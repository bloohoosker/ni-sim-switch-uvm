==> flow/design.v <==
`default_nettype none
module memory #(parameter NUM_OF_PORTS = 10, parameter PORT_ADDR_LENGTH = 8)(
  input wire clk,
  input wire reset,
  input wire wr_en,
  input wire [PORT_ADDR_LENGTH-1:0] port_address,
  input wire [$clog2(NUM_OF_PORTS)-1:0] port_index,
  output wire found_port,
  output reg [$clog2(NUM_OF_PORTS)-1:0] found_port_index
);
reg [PORT_ADDR_LENGTH-1:0] memory_reg [NUM_OF_PORTS-1:0];
reg addr_exists;
integer n;
always @(posedge clk)
begin
  if (reset)
    for (n=0;n<NUM_OF_PORTS;n=n+1)
    begin
      memory_reg[n]= {PORT_ADDR_LENGTH{1'b0}};
    end
  else if (wr_en && !addr_exists)
    memory_reg[port_index] <= port_address;
end
integer i;
always @(*)
begin
  addr_exists = 1'b0;
  found_port_index = 0;
  for (i = 0; i < NUM_OF_PORTS; i=i+1)
  begin
    if ((memory_reg[i] == port_address) && (port_address != {PORT_ADDR_LENGTH{1'b0}})) begin
      addr_exists = 1'b1;
      found_port_index = i;
    end
  end
end
assign found_port = addr_exists;
endmodule
module switch #(parameter NUM_OF_PORTS = 10, PORT_ADDR_LENGTH = 8, DATA_WIDTH = 8)(
    input wire clk,
    input wire reset,
    input wire [$clog2(NUM_OF_PORTS)-1:0] mem_port_index,
    input wire [PORT_ADDR_LENGTH-1:0] port_address,
    input wire mem_write,
    input wire [DATA_WIDTH-1:0] packet_data,
    input wire packet_send_req,
    output reg packet_finished,
    output reg [NUM_OF_PORTS-1:0] port_req,
    output reg [NUM_OF_PORTS*DATA_WIDTH-1:0] port_data,
    input wire [NUM_OF_PORTS-1:0] port_received
  );
  wire [NUM_OF_PORTS*PORT_ADDR_LENGTH-1:0] memory_data_i;
  wire [PORT_ADDR_LENGTH-1:0] port_address_i;
  wire addr_exist_i;
  reg [2:0] curr_state;
  parameter [2:0]
            IDLE    = 3'b001,
            REQ     = 3'b010,
            FOUND   = 3'b100;
  wire wr_en_i;
  wire [$clog2(NUM_OF_PORTS)-1:0] curr_port_i;
  wire found_port_i;
  assign wr_en_i = (mem_write && (curr_state == IDLE));
memory #(.NUM_OF_PORTS(NUM_OF_PORTS), .PORT_ADDR_LENGTH(PORT_ADDR_LENGTH)) i_memory (
           .clk(clk),
           .reset(reset),
           .wr_en(wr_en_i),
           .port_address(port_address),
           .port_index(mem_port_index),
      .found_port(found_port_i),
           .found_port_index(curr_port_i)
         );
  always @(posedge clk)
  begin
    if (reset)
      curr_state <= IDLE;
    else begin
        case (curr_state)
          IDLE:
            if (packet_send_req)
              curr_state <= REQ;
            else
              curr_state <= IDLE;
          REQ:
            if (found_port_i)
              curr_state <= FOUND;
            else
              curr_state <= IDLE;
          FOUND: begin
            if (port_received[curr_port_i])
              curr_state <= IDLE;
            else
              curr_state <= FOUND;
          end
          default:
            curr_state <= IDLE;
        endcase
     end
  end
  always @(*)
  begin
      packet_finished <= 1'b0;
      port_req <= {NUM_OF_PORTS{1'b0}};
      port_data <= {(NUM_OF_PORTS*DATA_WIDTH){1'b0}};
      case (curr_state)
          IDLE: begin
          end
          REQ: begin
            if (!found_port_i)
              packet_finished <= 1'b1;
          end
          FOUND: begin
              if (port_received[curr_port_i])
                packet_finished <= 1'b1;
              else begin
                port_req[curr_port_i] <= 1'b1;
                port_data[curr_port_i*DATA_WIDTH +: DATA_WIDTH] <= packet_data;
              end
          end
      endcase
  end
endmodule
### Tool chain data of switch

What the tools print for switch, step after step.
Line numbers count from 1 in the design file above.
Library cell names are shortened.
Not given: --

| inputs | value |
|---|---|
| design top | switch |
| clock port | clk |
| standard-cell library | sky130hd |
| library corner | tt_025C_1v80 |

### Word-level counts

Source: Yosys, flattened and elaborated, memories not mapped. Widths are those after wreduce; folded enables and synchronous resets count as part of the registers. Registers that Yosys merges into a memory's read port (data or address) are not register bits. Print and check cells do not count. Equal cells are merged and count once.
Memory sizes are those after Yosys's memory passes, which may raise the word count (mostly to a power of two), join words into wider ones and drop unused or constant bits.

| cells by class | value |
|---|---|
| eq/ne operators | 13 |
| reduce/logical cells | 15 |
| shift-type cells | 3 |
| $add $sub $neg | 2 |
| multiplexer cells | 40 |

Operators by type and width:

| operator | count |
|---|---|
| 80-bit 2-to-1 mux | 2 |
| 8-bit by 33-bit variable shift with 80-bit output | 1 |
| 8-bit equality test | 10 |
| 7-bit negation with 33-bit output | 1 |
| 8-bit 2-to-1 mux | 3 |
| 10-bit 2-to-1 mux | 2 |
| 4-bit 2-to-1 mux | 5 |
| 3-bit 2-to-1 mux | 6 |
| 1-bit 2-to-1 mux | 17 |
| 1-bit logical AND | 12 |
| 1-bit by 5-bit variable shift with 10-bit output with constant A | 1 |
| 10-bit by 4-bit variable part select with 1-bit output | 1 |
| 3-bit case mux with 3-bit select | 1 |
| 8-bit nonzero test | 1 |
| 8-bit OR reduction | 1 |
| 2-bit 2-to-1 mux | 3 |
| 4-bit negation with 5-bit output | 1 |
| 3-bit by 1-bit equality test with 1-bit output with constant B | 1 |
| 3-bit by 2-bit equality test with 1-bit output with constant B | 1 |
| 3-bit equality test with constant B | 1 |
| 1-bit case mux with 2-bit select | 1 |
| 1-bit zero test | 1 |

| bit counts | value |
|---|---|
| cells after elaboration | 75 |
| RAM bits | 128 |
| output and inout bits | 91 |
| memories | 1 |
| flip-flop bits (word level) | 3 |

Memories:

| memory | words | width | line | source |
|---|---|---|---|---|
| i_memory.memory_reg | 16 | 8 | 11 | `reg [PORT_ADDR_LENGTH-1:0] memory_reg [NUM_OF_PORTS-1:0];` |

### Depth

Depth = most cells in a row (Yosys ltp): at word level without a register or memory, in the mapped netlist without a sequential cell, where the memories' decode and read muxes count.

| depth | value |
|---|---|
| depth in word-level cells | 18 |
| ABC_AREA | 1 |
| depth in mapped cells | 26 |
| gate-level depth less buffers | 25 |

### After synthesis

Yosys stat after the flow's synthesis: flattened, memories mapped to cells. It holds for the ABC_AREA given above (unset counts as 0); a run with the other value may have another netlist.
The area totals of this step are shown rounded.

Cells by type:

| cell type | count | total area (sq um) |
|---|---|---|
| edfxtp_1 | 80 | 2.4E+03 |
| nor2_1 | 204 | 765.734 |
| nand2_1 | 112 | 420.403 |
| xnor2_1 | 37 | 324.061 |
| nand3_1 | 52 | 260.25 |
| xor2_1 | 29 | 253.994 |
| inv_1 | 64 | 240.23 |
| inv_2 | 27 | 101.347 |
| nand2_2 | 12 | 75.072 |
| nor2_2 | 10 | 62.56 |
| dfxtp_1 | 3 | 60.058 |
| nand4_1 | 9 | 56.304 |
| buf_4 | 7 | 52.55 |
| buf_2 | 8 | 40.038 |
| ha_1 | 3 | 37.536 |
| nor3_4 | 2 | 32.531 |
| nand3_2 | 3 | 30.029 |
| nor3_1 | 5 | 25.024 |

Other cell types: 18; their cells: 32.

| synthesis totals | value |
|---|---|
| mapped area | 5480 sq um |
| standard cells after synthesis | 699 |
| flip-flop cells | 83 |
| area of sequential cells | 2460 sq um |
| buffer cells | 21 |

### Worst setup path after synthesis

OpenSTA on the mapped netlist: ideal clock, no wires. The path of least setup slack (recovery checks aside). Input and output delay are each 20% of the period. Register names are those of the netlist, which keeps one name where synthesis merged equal registers.

| path after synthesis | value |
|---|---|
| path type | input to output |
| start point | in port_address[2] |
| end point | out port_data[44] |
| clock period | 5600 ps |
| setup slack | 960 ps |
| arrival | 3520 ps |
| time at the first pin | 1120 ps |
| delay of the path | 2400 ps |
| stages on the path | 22 |
| data required time | 4480 ps |
| external output delay | 1120 ps |
| input delay | 1120 ps |
| period reached after synthesis | 4640 ps |

"delay of the path" = arrival - input delay + setup time.
At an output port there is no setup time.
"stages on the path" counts driving pins, that of a launching flip-flop among them; a cell with two outputs on the path counts twice.
"period reached after synthesis" = period - worst setup slack (recovery checks aside). The figure is calculated, with input and output delays left at 20% of the set period.
The rows between start and end are the longest chain of elaborated cells between them; the timing report does not say that the signal goes this way. Where chains are equally long, one stands for them.
A line is the first line of the expression or statement that the cell stems from. Yosys adds cells for indexed reads and writes and turns some case tables into memories.

| between the ends, after synthesis | value |
|---|---|
| cells stage by stage | buf_4 -> nor2_1 -> nand4_2 -> inv_2 -> nor3_1 -> nand2_1 -> and2_1 -> nand2_1 -> nand2_1 -> inv_2 -> nor2_2 -> nor2_2 -> inv_1 -> nor2_1 -> ha_1 -> nand2_1 -> inv_1 -> nand2_2 -> inv_1 -> nand3_2 -> buf_2 -> nor2_1 |
| length of the longest elaborated chain | 15 |
| elaborated cells on any way between the ends | 33 |

Ends and longest elaborated chain, after synthesis:

| what | line | source |
|---|---|---|
| from (decl) | 43 | `input wire [PORT_ADDR_LENGTH-1:0] port_address,` |
| 8-bit equality test | 31 | `if ((memory_reg[i] == port_address) && (port_address != {PORT_ADDR_LENGTH{1'b0}})) begin` |
| 1-bit logical AND | 31 |  |
| 1-bit 2-to-1 mux | 31 |  |
| 2-bit 2-to-1 mux (2 in a row) | 31 |  |
| 3-bit 2-to-1 mux (4 in a row) | 31 |  |
| 4-bit 2-to-1 mux (2 in a row) | 31 |  |
| 7-bit negation with 33-bit output | 117 | `port_data[curr_port_i*DATA_WIDTH +: DATA_WIDTH] <= packet_data;` |
| 8-bit by 33-bit variable shift with 80-bit output | 117 |  |
| 80-bit 2-to-1 mux | 113 | `if (port_received[curr_port_i])` |
| 80-bit 2-to-1 mux | 105 | `case (curr_state)` |
| to (decl) | 49 | `output reg [NUM_OF_PORTS*DATA_WIDTH-1:0] port_data,` |

### Path in the finished layout

From the final timing report of flow run A: the path of least setup slack in the routed layout; clock arrival at registers is part of the times.
The report prints the path's times to 10 ps; the period is as set.

| path after layout | value |
|---|---|
| path type | input to output |
| start point | in port_address[2] |
| end point | out port_data[49] |
| external output delay | 1490 ps |
| stages on the path | 23 |
| input delay | 1490 ps |
| data required time | 5940 ps |
| time at the first pin | 1490 ps |
| arrival | 5550 ps |
| setup slack | 390 ps |
| clock period | 7430 ps |

The rows between start and end are the longest chain of elaborated cells between them; the timing report does not say that the signal goes this way. Where chains are equally long, one stands for them.

| between the ends, after layout | value |
|---|---|
| cells stage by stage | clkdlybuf4s50_1 -> nor2_1 -> nand4_2 -> inv_2 -> nor3_1 -> nand2_1 -> and2_1 -> nand2_1 -> nand2_1 -> inv_2 -> nor2_2 -> nor2_2 -> inv_1 -> nor2_1 -> ha_1 -> nand2_1 -> inv_1 -> nand2_2 -> inv_1 -> nand3_2 -> buf_4 -> nor2_1 -> clkdlybuf4s50_1 |
| length of the longest elaborated chain | 15 |
| elaborated cells on any way between the ends | 33 |

Ends and longest elaborated chain, after layout:

| what | line | source |
|---|---|---|
| from (decl) | 43 | `input wire [PORT_ADDR_LENGTH-1:0] port_address,` |
| 8-bit equality test | 31 | `if ((memory_reg[i] == port_address) && (port_address != {PORT_ADDR_LENGTH{1'b0}})) begin` |
| 1-bit logical AND | 31 |  |
| 1-bit 2-to-1 mux | 31 |  |
| 2-bit 2-to-1 mux (2 in a row) | 31 |  |
| 3-bit 2-to-1 mux (4 in a row) | 31 |  |
| 4-bit 2-to-1 mux (2 in a row) | 31 |  |
| 7-bit negation with 33-bit output | 117 | `port_data[curr_port_i*DATA_WIDTH +: DATA_WIDTH] <= packet_data;` |
| 8-bit by 33-bit variable shift with 80-bit output | 117 |  |
| 80-bit 2-to-1 mux | 113 | `if (port_received[curr_port_i])` |
| 80-bit 2-to-1 mux | 105 | `case (curr_state)` |
| to (decl) | 49 | `output reg [NUM_OF_PORTS*DATA_WIDTH-1:0] port_data,` |

Memo
Re: implementation data of switch

Settings and measured results of 2 stored flow runs for module switch (sky130hd), not sorted in any way. The constraints put input and output delay at 20% of the set period each and load the outputs with 0.01 pF.
"clock period reached" is the run's clock period less its worst setup slack. It is reckoned from that one timing run; input and output delays stay at 20% of the period that was set.
By "time of the worst setup path" is meant the share of the clock period that the worst setup path is allowed (20% is reserved at inputs, 20% at outputs), minus its slack. Clock arrival times at its registers enter into it.
"total design power" is the tool's figure for a default switching activity; nothing was simulated.
"time of the worst setup path" is known to 10 ps.
Values from the reports are rounded here.
A setting shown as n/a is not set for that run.

| run name | period_ns | CORE_UTILIZATION | PLACE_DENSITY_LB_ADDON | CORE_MARGIN | ABC_AREA | CTS_CLUSTER_SIZE | SLEW_MARGIN | CAP_MARGIN | SETUP_SLACK_MARGIN | CELL_PAD_IN_SITES_DETAIL_PLACEMENT | TNS_END_PERCENT | GPL_TIMING_DRIVEN | MAX_ROUTING_LAYER | clock period reached (ps) | total design power (µW) | post-synthesis cell area (sq um) | utilization after layout (%) | setup TNS (ps) | std-cell area (final layout) (sq um) | final worst hold slack (ps) | full die area (sq um) | setup slack of the worst path (ps) | time of the worst setup path (ps) | critical path kind |
|---|---|---|---|---|---|---|---|---|---|---|---|---|---|---|---|---|---|---|---|---|---|---|---|---|
| flow run A | 7.43 | 16 | 0.23 | 8 | 1 | 76 | 35 | 20 | n/a | n/a | n/a | n/a | n/a | 7037 | 1120 | 5480 | 22.5 | 0 | 7560 | 449 | 40400 | 393 | 4070 | input to output |
| flow run B | 9.09 | 27 | 0.09 | 2 | n/a | n/a | 20 | 20 | -0.12 | 0 | 50 | 1 | met4 | 8713 | 981 | 6000 | 35.8 | 0 | 7810 | 540 | 23400 | 377 | 5080 | input to output |
